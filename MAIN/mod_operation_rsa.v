==> flow/design.v <==
module mod_operationrsa(
    input clk,
    input reset,
    input sign,
    input op_rdy,
    input [255:0] in1,
    input [255:0] in2,
    output reg [255:0] out,
    output reg out_rdy
);
    reg [255:0] tmp1;
    reg [255:0] tmp2;
    reg start;
    always @(posedge clk or negedge reset) begin
        if (~reset) begin
            out <= 256'd0;
            out_rdy <= 1'b0;
            tmp1 <= 256'd0;
            tmp2 <= 256'd0;
            start <= 1'b0;
        end else if (op_rdy && ~start) begin
            tmp1 <= in1;
            tmp2 <= in2;
            start <= 1'b1;
            out_rdy <= 1'b0;
        end else if (start) begin
            if (tmp1 >= tmp2) begin
                tmp1 <= tmp1 - tmp2;
            end else begin
                out <= tmp1;
                out_rdy <= 1'b1;
                start <= 1'b0;  
            end
        end
    end
endmodule
## Reports on mod_operationrsa

Tool output for the design above, in the order of the flow.
Line numbers count from 1 in the design file above.
Operators carry their Yosys type and port widths (W data, S select, Z words).
Cell names lack the library's common part.
A cell with - has no value.

| set-up | value |
|---|---|
| top | mod_operationrsa |
| clock | clk |
| library | sky130hd |
| corner | tt_025C_1v80 |

## Word level

Source: Yosys, flattened and elaborated, memories not mapped. Widths are those after wreduce. Registers that Yosys merges into a memory's read port (data or address) are not register bits. Print and check cells do not count. Equal cells are merged and count once.

| bit counts | value |
|---|---|
| output and inout port bits | 257 |
| register bits | 770 |
| cells after elaboration | 26 |
| input bits | 516 |

| operators by class | value |
|---|---|
| $lt $le $gt $ge | 1 |
| equality and inequality tests | 1 |
| reduce/logical cells | 6 |
| $add $sub $neg | 1 |
| bitwise operators | 3 |
| mux-type cells | 9 |

Operators with widths:

| cell | number |
|---|---|
| $mux W256 | 3 |
| $sub A256 B256 Y256 | 1 |
| $ge A256 B256 Y1 | 1 |
| $mux W1 | 6 |
| $reduce_and A2 Y1 | 2 |
| $reduce_bool A2 Y1 | 2 |
| $not A1 Y1 | 3 |
| $reduce_and A3 Y1 | 1 |
| $ne A2 B2 Y1 const B | 1 |
| $logic_and A1 B1 Y1 | 1 |

## Logic depth

Longest topological path by Yosys (ltp), each cell counted once; first at word level (registers and memories cut), then after technology mapping (sequential cells cut; the memories' decode and read muxes count).

| depth | value |
|---|---|
| depth in word-level cells | 4 |
| ABC_AREA | 0 |
| gate-level depth with buffers | 19 |
| depth with buffers taken out | 17 |

## Netlist

Source: synth_stat.txt of the flow (Yosys; design flattened, memories mapped). It holds for the ABC_AREA given above (unset counts as 0); a run with the other value may have another netlist.
The area totals of this step are shown rounded.

| synthesis totals | value |
|---|---|
| chip area (Yosys) | 50400 µm² |
| mapped cells | 6200 |
| sequential part of the area | 19300 µm² |
| mapped flip-flops | 770 |
| buffers | 333 |

Cell types:

| type | number | area in all (µm²) |
|---|---|---|
| dfrtp_1 | 770 | 1.93E+04 |
| o21ai_0 | 773 | 3868.71 |
| nand2_1 | 974 | 3.66E+03 |
| a21oi_1 | 722 | 3.61E+03 |
| ha_1 | 256 | 3.2E+03 |
| mux2_2 | 254 | 2.86E+03 |
| nor2_1 | 494 | 1.85E+03 |
| inv_1 | 335 | 1.26E+03 |
| xnor2_1 | 123 | 1.08E+03 |
| xor2_1 | 118 | 1.03E+03 |
| nand4_1 | 163 | 1.02E+03 |
| clkbuf_1 | 243 | 912.125 |
| o21bai_1 | 94 | 705.677 |
| a21o_1 | 82 | 615.59 |
| a31oi_1 | 72 | 450.432 |
| nor3_1 | 84 | 420.403 |
| o21a_1 | 45 | 337.824 |
| nand3_1 | 52 | 260.25 |

Other cell types: 71; their cells: 546.

## Worst setup path after synthesis

Path of least setup slack by OpenSTA after synthesis, without wires, with an ideal clock, recovery checks aside; 20% of the period is set as input and as output delay. Where synthesis merged equal registers, the netlist keeps one of their names.

| path after synthesis | value |
|---|---|
| path kind | reg-to-reg |
| start | register tmp1[0] |
| end | register tmp1[254] |
| path slack | 1.494 ns |
| clock period | 5.16 ns |
| path delay | 3.666 ns |
| data required time | 5.072 ns |
| driving pins on the path | 18 |
| arrival | 3.578 ns |
| setup time | 0.088 ns |
| path buffers | 0 |
| launch time at the first pin | 0.000 ns |
| period reached after synthesis | 3.666 ns |

"path delay" is the arrival time less input delay plus setup time.
"driving pins on the path" counts driving pins, that of a launching flip-flop among them; a cell with two outputs on the path counts twice.
"period reached after synthesis" = period - worst setup slack (recovery checks aside). The figure is calculated, with input and output delays left at 20% of the set period.
Between the ends stands the longest chain of elaborated cells between them, by number of cells; it is not shown to be the way that was timed. Of several equally long chains one is given.
Each line given opens the expression or statement behind the cell; cells for indexed reads and writes are added by Yosys, which also makes memories of some case tables.
A register here has more assigning lines than the two given.

| between the ends, after synthesis | value |
|---|---|
| cell sequence | dfrtp_1 > inv_1 > ha_1 > inv_1 > fa_1 > a211oi_1 > o21ai_1 > a32oi_1 > a21oi_1 > o21a_1 > nand2b_2 > a41o_1 > a41o_1 > a21bo_1 > o31a_1 > nor4b_1 > mux2i_1 > a41oi_1 |
| length of the longest elaborated chain | 4 |
| elaborated cells on any way between the ends | 7 |
| RTL lines with such cells | 4 |
| classes of those cells | add/sub (1); compare (1); mux (3); reduce/logical (2) |

Ends and longest elaborated chain, after synthesis:

| element | RTL line | text |
|---|---|---|
| start: declaration | 11 | `reg [255:0] tmp1;` |
| start: assignment | 22 | `tmp1 <= in1;` |
| start: assignment | 28 | `tmp1 <= tmp1 - tmp2;` |
| $sub A256 B256 Y256 | 28 |  |
| $mux W256 | 27 | `if (tmp1 >= tmp2) begin` |
| $mux W256 | 26 | `end else if (start) begin` |
| $mux W256 | 21 | `end else if (op_rdy && ~start) begin` |
| end: assignment | 22 |  |
| end: assignment | 28 |  |
| end: declaration | 11 |  |

Lab notebook: mod_operationrsa

Below are 2 stored runs of the flow (Yosys, OpenROAD; platform sky130hd) on mod_operationrsa, each with its settings, unordered. Constraints: input delay and output delay 20% of the set period each, output load 0.01 pF.

#### Entry A

| setting | value |
|---|---|
| period_ns | `6.69` |
| CORE_UTILIZATION | `54` |
| PLACE_DENSITY_LB_ADDON | `0.03` |
| CORE_ASPECT_RATIO | `1.21` |
| CELL_PAD_IN_SITES_GLOBAL_PLACEMENT | `2` |
| ABC_AREA | `0` |
| GPL_ROUTABILITY_DRIVEN | `0` |
| SLEW_MARGIN | `5` |
| MIN_ROUTING_LAYER | `met2` |
| MAX_ROUTING_LAYER | `met5` |
| CAP_MARGIN | `20` |
| CORE_MARGIN | `2` |

Not finished: placement ended with error FLW-0024.

#### Entry B

| setting | value |
|---|---|
| period_ns | `2.97` |
| CORE_UTILIZATION | `39` |
| PLACE_DENSITY_LB_ADDON | `0.01` |
| ABC_AREA | `1` |
| SLEW_MARGIN | `5` |
| MIN_ROUTING_LAYER | `met2` |
| CAP_MARGIN | `20` |
| CORE_MARGIN | `2` |

Not finished: routing ended with error GRT-0116.
